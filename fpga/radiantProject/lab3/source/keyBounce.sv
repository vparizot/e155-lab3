==> flow/design.v <==
module keyBounce(
	input logic clk, reset,
	input logic [3:0] keyDecoded,
	input logic keyPressed, 
	output logic [3:0] s1, s2
);
	typedef enum logic [1:0] {St0 = 0, St1 = 1, St2 = 2, St3 = 3} statetype;
	statetype state, nextstate;
	logic [11:0] counter;
	logic enabled;
	always_ff @(posedge clk) begin
		if (reset == 0) begin
				state <= St0;
				counter <=0;
		end
		else if (state == St1) begin
			if (counter > 50) begin
				state <= St2;
				counter <= 0;
			end
			else begin 
				counter <= counter + 1;
				state <= nextstate;
			end
		end
		else state <= nextstate;
	end
	always_comb 
		case (state)
			St0: if (keyPressed) nextstate = St1;
			    else nextstate = St0;
			St1: if (keyPressed == 0) nextstate = St0;  
			    else nextstate = St1;  
			St2: if (keyPressed) nextstate = St3;
				else nextstate = St3;
			St3: if (keyPressed) nextstate = St3;
				else nextstate = St0;
			default: nextstate = St0;
		endcase
		assign enabled = (state == St2);
		logic [3:0] s1, s2;
		shifter mod1(clk, reset, enabled,keyDecoded, s1, s2);
endmodule
module shifter(
	input logic clk, reset, enabled,
	input logic [3:0] keyDecoded,
	output logic [3:0] s1, s2
);
always_ff @(posedge clk)
begin
	if (reset == 0) begin
		s2 <= 0;
		s1 <= 0;
	end
	else if (enabled) begin
		s1 <= s2;
		s2 <= keyDecoded;
	end
end
endmodule
# Tool chain data of keyBounce
# Tool output for the design above, in the order of the flow.
# Lines are those of the file above, counted from 1.
# Operators carry their Yosys type and port widths (W data, S select, Z words).
# Library cell names are shortened.
inputs:
  design: "keyBounce"
  clock_port: "clk"
  cell_library: "sky130hd"
  pvt_corner: "tt_025C_1v80"

# Word level
# Yosys after proc, flatten, opt, wreduce and memory -nomap, before mapping. Enables and synchronous resets that opt folds into registers are not counted as muxes. Memory bits, and registers merged into a memory's read port (data or address), are not among the register bits. Print and check cells are not counted. Equal cells are merged and count once.
op_classes:
  div_mod_pow: 0
  n_addsub: 1
  equal: 3
  shift: 0
  n_cmp: 1
  mux: 6
  reduce_logical: 2
  n_logic: 0
  multipliers: 0
ops:
  columns: ["op", "n"]
  rows:
  - ["$add A12 B1 Y12 const B", 1]
  - ["$gt A12 B6 Y1 const B", 1]
  - ["$mux W12", 1]
  - ["$pmux W2 S3", 1]
  - ["$mux W2", 3]
  - ["$eq A2 B2 Y1 const B", 2]
  - ["$eq A2 B1 Y1 const B", 1]
  - ["$logic_not A2 Y1", 1]
  - ["$reduce_or A2 Y1", 1]
  - ["$mux W1", 1]
bits:
  output_inout_bits: 8
  romBits: 0
  in_bits: 7
  ramBits: 0
  elab_cells: 17
  mem_count: 0
  clocked_rd_ports_x_width: 0
  latchBits: 0
  regBits: 22

# Logic depth
# Longest topological path by Yosys (ltp), each cell counted once; first at word level (registers and memories cut), then after technology mapping (sequential cells cut; the memories' decode and read muxes count).
depth:
  word_depth: 5
  ABC_AREA: 0
  depth_mapped: 6
  ltp_nobuf: 6

# After synthesis
# Yosys stat after the flow's synthesis: flattened, memories mapped to cells. It holds for the ABC_AREA given above (unset counts as 0); a run with the other value may have another netlist.
types:
  columns: ["cell_type", "n", "type_area_um2"]
  rows:
  - ["dfxtp_1", 24, 480.461]
  - ["mux2i_1", 8, 80.077]
  - ["nor2b_1", 11, 68.816]
  - ["nor2_1", 13, 48.797]
  - ["xor2_1", 4, 35.034]
  - ["ha_1", 2, 25.024]
  - ["o211a_1", 2, 20.019]
  - ["nand4_1", 3, 18.768]
  - ["nor3_4", 1, 16.266]
  - ["o311ai_2", 1, 16.266]
  - ["a21oi_1", 3, 15.014]
  - ["a2bb2oi_2", 1, 15.014]
  - ["a31oi_1", 2, 12.512]
  - ["and3_1", 2, 12.512]
  - ["clkbuf_1", 3, 11.261]
  - ["nand2_1", 3, 11.261]
  - ["o311a_2", 1, 11.261]
  - ["or3_4", 1, 11.261]
# Not listed: further types 10, cells in them 12.
mapped:
  cell_count: 97
  buf_cells: 3
  mapped_area_mm2: 0.0009947
  ffs: 24
  sequential_area_mm2: 0.0004805
# By module: a second synthesis without flattening, with its own total; a netlist apart from the flattened one above.
unflattened:
  cells_unflattened: 98
  hier_area_mm2: 0.0010097
# Each row is one instance without its submodules.
modules:
  columns: ["mod", "area_mm2", "mod_seq_area_mm2", "n_cells", "n_inst"]
  rows:
  - ["keyBounce", 0.0007082, 0.0003203, 73, 1]
  - ["shifter", 0.0003015, 0.0001602, 25, 1]

# Worst setup path after synthesis
# Path of least setup slack by OpenSTA after synthesis, without wires, with an ideal clock, recovery checks aside; 20% of the period is set as input and as output delay. Where synthesis merged equal registers, the netlist keeps one of their names.
synth_timing:
  path_type: "flip-flop to flip-flop"
  startpoint: "register counter[8]"
  endpoint: "register counter[0]"
  clock_period_ns: 2.2
  setup_ns: 0.059
  t_arrival_ns: 1.503
  path_stages: 5
  launch_ns: 0.000
  path_buffers: 0
  path_delay_ns: 1.562
  required_time_ns: 2.141
  slack_ns: 0.638
  synth_period_reached_ns: 1.562
# "path_delay_ns" = arrival - input delay + setup time.
# "path_stages" counts driving pins, that of a launching flip-flop among them; a cell with two outputs on the path counts twice.
# "synth_period_reached_ns" = period - worst setup slack (recovery checks aside). The figure is calculated, with input and output delays left at 20% of the set period.
# Between the ends stands the longest chain of elaborated cells between them, by number of cells; it is not shown to be the way that was timed. Of several equally long chains one is given.
# Each line given opens the expression or statement behind the cell; cells for indexed reads and writes are added by Yosys, which also makes memories of some case tables.
# A register here has more assigning lines than the two given.
synth_via:
  cell_sequence: "dfxtp_1 or4_4 or3_4 nor3_4 a31o_1"
  elab_chain_len: 2
  cone_cells: 2
  cone_lines: 1
  classes_between: "compare (1); mux (1)"
synth_lines:
  columns: ["element", "line_no", "source"]
  rows:
  - ["start, declared", 9, "logic [11:0] counter;"]
  - ["start, assigned", 14, "counter <=0;"]
  - ["start, assigned", 22, "counter <= counter + 1;"]
  - ["$gt A12 B6 Y1", 17, "if (counter > 50) begin"]
  - ["$mux W12", 17, null]
  - ["end, assigned", 19, "counter <= 0;"]
  - ["end, assigned", 22, null]
  - ["end, declared", 9, null]

# Path in the finished layout
# Path of least setup slack in the final report of stored run 1 (OpenROAD, finished layout, wires in). Where an end is a register, its clock arrival counts in the times.
layout_timing:
  path_type: "flip-flop to flip-flop"
  startpoint: "register counter[0]"
  endpoint: "register counter[3]"
  slack_ns: 0.61
  path_stages: 7
  t_arrival_ns: 1.94
  setup_ns: 0.13
  required_time_ns: 2.55
  launch_ns: 0.30
  clock_period_ns: 2.38
  path_buffers: 0
# Between the ends stands the longest chain of elaborated cells between them, by number of cells; it is not shown to be the way that was timed. Of several equally long chains one is given.
# A register here has more assigning lines than the two given.
layout_via:
  cell_sequence: "dfxtp_1 inv_1 ha_1 nor2b_1 nor3_1 o311ai_2 nor2_1"
  elab_chain_len: 2
  cone_cells: 3
  cone_lines: 2
  classes_between: "add/sub (1); compare (1); mux (1)"
layout_lines:
  columns: ["element", "line_no", "source"]
  rows:
  - ["start, declared", 9, "logic [11:0] counter;"]
  - ["start, assigned", 14, "counter <=0;"]
  - ["start, assigned", 22, "counter <= counter + 1;"]
  - ["$add A12 B1 Y12", 22, null]
  - ["$mux W12", 17, "if (counter > 50) begin"]
  - ["end, assigned", 19, "counter <= 0;"]
  - ["end, assigned", 22, null]
  - ["end, declared", 9, null]

# Module keyBounce, platform sky130hd: 2 stored runs of the flow (Yosys, OpenROAD) with differing settings, in no particular order. Input and output delays are each 20% of the period that was set; the output load is 0.01 pF.
# "period_less_ws_ns" means the clock period less the worst setup slack. The figure is calculated, with input and output delays left at 20% of the set period.
# "worstPathTime_ns" means the part of the period allowed to the worst setup path (the constraints hold back 20% at inputs and 20% at outputs) less its slack; where the path has registers, the arrival times of their clocks count too.
# By "fin_power_mw" is meant OpenSTA's value without simulated activity: inputs other than the clock are taken to toggle once in ten clock periods, and the tool carries that through the logic.
runs:
  - name: "stored run 1"
    settings:
      period_ns: 2.38
      CORE_UTILIZATION: 43
      SETUP_SLACK_MARGIN: 0.26
      TNS_END_PERCENT: 95
      GPL_ROUTABILITY_DRIVEN: 0
      CTS_CLUSTER_SIZE: 99
      CAP_MARGIN: 40
      MIN_ROUTING_LAYER: "met2"
      CORE_MARGIN: 2
      SLEW_MARGIN: 20
    results:
      synth_chip_area_mm2: 0.0009947
      design_die_area_mm2: 0.0027139
      final_cell_area_mm2: 0.0011886
      ws_setup_ns: 0.611
      final_hold_ws_ns: 0.482
      fin_power_mw: 0.6134
      period_less_ws_ns: 1.769
      worstPathTime_ns: 1.77
      worst_path_kind: "flip-flop to flip-flop"
  - name: "stored run 2"
    settings:
      period_ns: 1.29
      CORE_UTILIZATION: 39
      SETUP_SLACK_MARGIN: 0.36
      GPL_TIMING_DRIVEN: 1
      CTS_CLUSTER_SIZE: 51
      CAP_MARGIN: 25
      CORE_MARGIN: 2
      SLEW_MARGIN: 20
    results:
      synth_chip_area_mm2: 0.0009947
      design_die_area_mm2: 0.0029702
      final_cell_area_mm2: 0.0014389
      ws_setup_ns: -0.353
      final_hold_ws_ns: 0.364
      fin_power_mw: 1.229
      period_less_ws_ns: 1.643
      worstPathTime_ns: 1.64
      worst_path_kind: "flip-flop to flip-flop"
