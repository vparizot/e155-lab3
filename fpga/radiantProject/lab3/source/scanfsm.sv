==> flow/design.v <==
module scanDecoder(
	input logic [3:0] r,
	input logic c0,c1,c2,c3,
	output logic [3:0] keyDecoded);
always_comb begin
		case ({r, c0, c1, c2, c3}) 
			{4'b0001 , 1'b0 , 1'b1 , 1'b0 , 1'b0}: keyDecoded = 4'b0000;
			{4'b1000, 1'b1, 1'b0, 1'b0, 1'b0}: keyDecoded = 4'b0001;
			{4'b1000, 1'b0, 1'b1, 1'b0, 1'b0}: keyDecoded = 4'b0010;
			{4'b1000, 1'b0, 1'b0, 1'b1, 1'b0}: keyDecoded = 4'b0011;
			{4'b0100, 1'b1, 1'b0, 1'b0, 1'b0}: keyDecoded = 4'b0100;
			{4'b0100, 1'b0, 1'b1, 1'b0, 1'b0}: keyDecoded = 4'b0101;
			{4'b0100, 1'b0, 1'b0, 1'b1, 1'b0}: keyDecoded = 4'b0110;
			{4'b0010, 1'b1, 1'b0, 1'b0, 1'b0}: keyDecoded = 4'b0111;
			{4'b0010, 1'b0, 1'b1, 1'b0, 1'b0}: keyDecoded = 4'b1000;
			{4'b0010, 1'b0, 1'b0, 1'b1, 1'b0}: keyDecoded = 4'b1001;
			{4'b0001, 1'b1, 1'b0, 1'b0, 1'b0}: keyDecoded = 4'b1010;
			{4'b0001, 1'b0, 1'b0, 1'b1, 1'b0}: keyDecoded = 4'b1011;
			{4'b1000, 1'b0, 1'b0, 1'b0, 1'b1}: keyDecoded = 4'b1100;
			{4'b0100, 1'b0, 1'b0, 1'b0, 1'b1}: keyDecoded = 4'b1101;
			{4'b0010, 1'b0, 1'b0, 1'b0, 1'b1} : keyDecoded = 4'b1110;
			{4'b0001, 1'b0, 1'b0, 1'b0, 1'b1} : keyDecoded = 4'b1111;
			default: keyDecoded = 4'b1111;
		endcase
	end
endmodule
module scanfsm(
	input logic clk, reset,
	input logic c0, c1, c2, c3,
	output logic [3:0] keyDecoded, r,
	output logic keyPressed
);
	typedef enum logic [3:0] {S0 = 0, S1 = 1, S2 = 2, S3 = 3, S4 = 4, S5 = 5, S6 = 6, S7 = 7, S8 = 8, S9 = 9, S10 = 10, S11 = 11} statetype;
	statetype state, nextstate;
	always_ff @(posedge clk) begin
		if (reset == 0) state <= S0;
		state <= nextstate;
	end
	assign r[0] = (state == S0) || (state == S1) || (state == S2);
	assign r[1] = (state == S3) || (state == S4) || (state == S5);
	assign r[2] = (state == S6) || (state == S7) || (state == S8);
	assign r[3] = (state == S9) || (state == S10) || (state == S11);
	assign keyPressed = (c0|c1|c2|c3);
	always_comb 
		case (state)
			S0: if (keyPressed) nextstate = S1;
			    else nextstate = S3;
			S1: if (keyPressed) nextstate = S2;
			    else nextstate = S0;
			S2: if (keyPressed) nextstate = S2;	 
			    else nextstate = S0;
			S3: if (keyPressed) nextstate = S4;
			    else nextstate = S6;
			S4: if (keyPressed) nextstate = S5;
			    else nextstate = S3;
			S5: if (keyPressed) nextstate = S5;
			    else nextstate = S0;
			S6: if (keyPressed) nextstate = S7;
			    else nextstate = S9;
			S7: if (keyPressed) nextstate = S8;
			    else nextstate = S6;
			S8: if (keyPressed) nextstate = S8;
			    else nextstate = S6;
			S9: if (keyPressed) nextstate = S10;
			    else nextstate = S0;
			S10: if (keyPressed) nextstate = S11;
			    else nextstate = S9;
			S11: if (keyPressed) nextstate = S11;
			    else nextstate = S9;
			default: nextstate = S0;
		endcase
	scanDecoder mod1(r, c0, c1, c2, c3, keyDecoded);
endmodule  
# Reports on scanfsm
# The steps from the RTL of scanfsm to its reports follow in flow order.
# Lines are those of the file above, counted from 1.
# Cell names lack the library's common part.
# A cell with - has no value.
dict set report inputs {
  top_module {scanfsm}
  clk_port {clk}
  lib {sky130hd}
  corner {tt_025C_1v80}
}

# Word level
# Counts by Yosys on the flattened word-level netlist (proc, flatten, opt, wreduce; memories kept). Register bits leave out memories and registers merged into their read ports (data or address); mux counts leave out enables and synchronous resets folded into registers. Print and check cells are left out. Cells with the same type and inputs are merged into one.
dict set report word_totals {
  regBits 4
  in_bits 6
  word_cells 53
  output_inout_bits 9
}
dict set report op_classes {
  muxes 11
  n_logic 3
  eq_ne 26
  n_reduce_logical 12
}
# op n
set op_table {}
lappend op_table {{4-bit case mux with 15-bit select} 1}
lappend op_table {{4-bit case mux with 9-bit select} 1}
lappend op_table {{8-bit by 6-bit equality test with 1-bit output (second input constant)} 4}
lappend op_table {{8-bit by 7-bit equality test with 1-bit output (second input constant)} 4}
lappend op_table {{8-bit equality test (second input constant)} 4}
lappend op_table {{8-bit by 5-bit equality test with 1-bit output (second input constant)} 3}
lappend op_table {{4-bit by 3-bit equality test with 1-bit output (second input constant)} 4}
lappend op_table {{4-bit equality test (second input constant)} 4}
lappend op_table {{4-bit two-way mux} 3}
lappend op_table {{1-bit logical OR} 8}
lappend op_table {{4-bit by 2-bit equality test with 1-bit output (second input constant)} 2}
lappend op_table {{2-bit two-way mux} 4}
lappend op_table {{2-bit OR reduction} 3}
lappend op_table {{3-bit two-way mux} 2}
lappend op_table {{4-bit by 1-bit equality test with 1-bit output (second input constant)} 1}
lappend op_table {{4-bit zero test} 1}
lappend op_table {{1-bit OR} 3}

# Depth
# Depth = most cells in a row (Yosys ltp): at word level without a register or memory, in the mapped netlist without a sequential cell, where the memories' decode and read muxes count.
dict set report logic_depth {
  word_depth 5
  ABC_AREA 0
  ltp_mapped 6
  ltp_nobuf 4
}

# Synthesis result
# Yosys stat after the flow's synthesis: flattened, memories mapped to cells. It holds for the ABC_AREA given above (unset counts as 0); a run with the other value may have another netlist.
# The area totals of this step are shown rounded.
dict set report mapped {
  flip_flops 4
  mapped_cells 111
  yosys_area_um2 793
}
# cell n type_area_um2
set types {}
lappend types {dfxtp_1 4 80.077}
lappend types {o211ai_1 8 60.058}
lappend types {nor4bb_1 4 40.038}
lappend types {nor2_1 10 37.536}
lappend types {nor4b_1 4 35.034}
lappend types {buf_2 6 30.029}
lappend types {and3b_1 3 26.275}
lappend types {xor2_1 3 26.275}
lappend types {buf_6 2 22.522}
lappend types {inv_1 6 22.522}
lappend types {nand2_1 6 22.522}
lappend types {a32o_1 2 20.019}
lappend types {o21ai_0 4 20.019}
lappend types {o22ai_1 3 18.768}
lappend types {o221ai_1 2 17.517}
lappend types {a21o_1 2 15.014}
lappend types {a21oi_1 3 15.014}
lappend types {nand3_1 3 15.014}
# Not listed: further types 29, cells in them 36.
# By module: a second synthesis without flattening, with its own total; a netlist apart from the flattened one above.
dict set report unflattened {
  cells_unflattened 72
  hier_area_um2 621
}
# Each row is one instance without its submodules.
# mod instances mod_area_um2 mod_seq_area_um2 cells
set by_module {}
lappend by_module {scanDecoder 1 335 0.0 35}
lappend by_module {scanfsm 1 285 80.1 37}

# Path before layout
# Path of least setup slack by OpenSTA after synthesis, without wires, with an ideal clock, recovery checks aside; 20% of the period is set as input and as output delay. Where synthesis merged equal registers, the netlist keeps one of their names.
dict set report synth_timing {
  kind {input-to-output}
  from {input port c2}
  to {output port keyDecoded[0]}
  t_first_pin_ns 0.398
  path_buffers 1
  driving_pins 5
  period_ns 1.99
  input_delay_ns 0.398
  output_delay_ns 0.398
  required_ns 1.592
  slack_ns 0.055
  delay_ns 1.139
  t_arrival_ns 1.537
  period_less_setup_slack_ns 1.935
}
# "delay_ns" = arrival - input delay + setup time.
# A path that ends at an output port has no setup time.
# "driving_pins": output pins that drive a net of the path, with the launching flip-flop's if there is one; two outputs of one cell count as two.
# "period_less_setup_slack_ns" is the clock period less the worst setup slack; recovery checks do not enter. This is arithmetic on one report: input and output delays are still those of the set period (20% each).
# Between the ends stands the longest chain of elaborated cells between them, by number of cells; it is not shown to be the way that was timed. Of several equally long chains one is given.
# Each line given opens the expression or statement behind the cell; cells for indexed reads and writes are added by Yosys, which also makes memories of some case tables.
dict set report synth_between {
  cell_sequence {buf_6 -> and2b_1 -> or3b_1 -> a311o_1 -> o211ai_1}
  elab_chain_len 2
  cone_cells 16
  cone_classes {eq/ne (15); mux (1)}
}
# element line_no
set synth_rtl {}
lappend synth_rtl {{from (decl)} 29} ;# input logic c0, c1, c2, c3,
lappend synth_rtl {{8-bit by 6-bit equality test with 1-bit output} 6} ;# case ({r, c0, c1, c2, c3})
lappend synth_rtl {{4-bit case mux with 15-bit select} 6}
lappend synth_rtl {{to (decl)} 30} ;# output logic [3:0] keyDecoded, r,

# Timing after layout
# Path of least setup slack in the final report of entry A (OpenROAD, finished layout, wires in). Where an end is a register, its clock arrival counts in the times.
dict set report layout_timing {
  kind {reg-to-output}
  from {register state[2]}
  to {output port keyDecoded[1]}
  required_ns 1.52
  output_delay_ns 0.38
  slack_ns -0.23
  path_buffers 3
  t_arrival_ns 1.75
  t_first_pin_ns 0.23
  period_ns 1.9
  driving_pins 8
}
# Between the ends stands the longest chain of elaborated cells between them, by number of cells; it is not shown to be the way that was timed. Of several equally long chains one is given.
dict set report layout_between {
  cell_sequence {dfxtp_4 -> buf_6 -> buf_6 -> and4bb_2 -> o211ai_1 -> and4_1 -> o211ai_1 -> buf_2}
  elab_chain_len 5
  cone_cells 36
  cone_classes {eq/ne (26); mux (1); reduce/logical (9)}
}
# element line_no
set layout_rtl {}
lappend layout_rtl {{from (decl)} 34} ;# statetype state, nextstate;
lappend layout_rtl {{from (assign)} 36} ;# if (reset == 0) state <= S0;
lappend layout_rtl {{from (assign)} 37} ;# state <= nextstate;
lappend layout_rtl {{4-bit zero test} 39} ;# assign r[0] = (state == S0) || (state == S1) || (state == S2);
lappend layout_rtl {{1-bit logical OR x2} 39}
lappend layout_rtl {{8-bit by 6-bit equality test with 1-bit output} 6} ;# case ({r, c0, c1, c2, c3})
lappend layout_rtl {{4-bit case mux with 15-bit select} 6}
lappend layout_rtl {{to (decl)} 30} ;# output logic [3:0] keyDecoded, r,

==> results <==
Flow measurements of scanfsm on sky130hd: 2 stored runs with different settings, listed in no order. Input and output delays are each 20% of the period that was set; the output load is 0.01 pF.
"critical_path_time_ns" means the part of the period allowed to the worst setup path (the constraints hold back 20% at inputs and 20% at outputs) less its slack; where the path has registers, the arrival times of their clocks count too.
By "power_total_mw" is meant OpenSTA's value without simulated activity: inputs other than the clock are taken to toggle once in ten clock periods, and the tool carries that through the logic.
Values from the reports are rounded here.

[flow] entry A: files
==> flow/run.sh <==
#!/bin/bash
# the make line also repeats the synthesis and layout settings of config.mk as NAME=value (left out here)
make -C /OpenROAD-flow-scripts/flow DESIGN_CONFIG=/design/flow/config.mk WORK_HOME=/design/flow/orfs CLKGATE_MAP_FILE= finish
==> flow/config.mk <==
export PLATFORM = sky130hd
export DESIGN_NAME = scanfsm
export DESIGN_NICKNAME = scanfsm
export VERILOG_FILES = /design/flow/design.v
export SDC_FILE = /design/flow/constraint.sdc
export NUM_CORES = 4
export LEC_CHECK = 0
export CAP_MARGIN = 20
export CORE_MARGIN = 2
export CORE_UTILIZATION = 40
export SLEW_MARGIN = 20
==> flow/constraint.sdc <==
create_clock -name core_clock -period 1.9 [get_ports {clk}]
set_input_delay 0.3800 -clock core_clock [delete_from_list [all_inputs] [get_ports {clk}]]
set_output_delay 0.3800 -clock core_clock [all_outputs]
set_load 0.01 [all_outputs]

[flow] entry A: metrics
[metrics] synth_chip_area_um2 = 793
[metrics] setup_tns_ns = -0.778
[metrics] critical_path_time_ns = 1.75
[metrics] timing.worst_path_kind = reg-to-output
[metrics] fin_util_pct = 77.7
[metrics] power_total_mw = 1.90
[metrics] layout_stdcell_area_um2 = 1490
[metrics] final_hold_ws_ns = 0.573
[metrics] final_die_area_um2 = 2360
[metrics] fin_ws_ns = -0.228

[flow] entry B: files
==> flow/run.sh <==
#!/bin/bash
# the make line also repeats the synthesis and layout settings of config.mk as NAME=value (left out here)
make -C /OpenROAD-flow-scripts/flow DESIGN_CONFIG=/design/flow/config.mk WORK_HOME=/design/flow/orfs CLKGATE_MAP_FILE= finish
==> flow/config.mk <==
export PLATFORM = sky130hd
export DESIGN_NAME = scanfsm
export DESIGN_NICKNAME = scanfsm
export VERILOG_FILES = /design/flow/design.v
export SDC_FILE = /design/flow/constraint.sdc
export NUM_CORES = 4
export LEC_CHECK = 0
export CAP_MARGIN = 20
export CELL_PAD_IN_SITES_GLOBAL_PLACEMENT = 1
export CORE_ASPECT_RATIO = 1.16
export CORE_MARGIN = 2
export CORE_UTILIZATION = 23
export GPL_ROUTABILITY_DRIVEN = 0
export GPL_TIMING_DRIVEN = 0
export MIN_ROUTING_LAYER = met2
export PLACE_DENSITY_LB_ADDON = 0.15
export SLEW_MARGIN = 0
export TNS_END_PERCENT = 10
==> flow/constraint.sdc <==
create_clock -name core_clock -period 2.6 [get_ports {clk}]
set_input_delay 0.5200 -clock core_clock [delete_from_list [all_inputs] [get_ports {clk}]]
set_output_delay 0.5200 -clock core_clock [all_outputs]
set_load 0.01 [all_outputs]

[flow] entry B: metrics
[metrics] synth_chip_area_um2 = 793
[metrics] setup_tns_ns = 0.000
[metrics] critical_path_time_ns = 1.50
[metrics] timing.worst_path_kind = input-to-output
[metrics] fin_util_pct = 34.3
[metrics] power_total_mw = 0.958
[metrics] layout_stdcell_area_um2 = 1100
[metrics] final_hold_ws_ns = 0.715
[metrics] final_die_area_um2 = 3940
[metrics] fin_ws_ns = 0.056
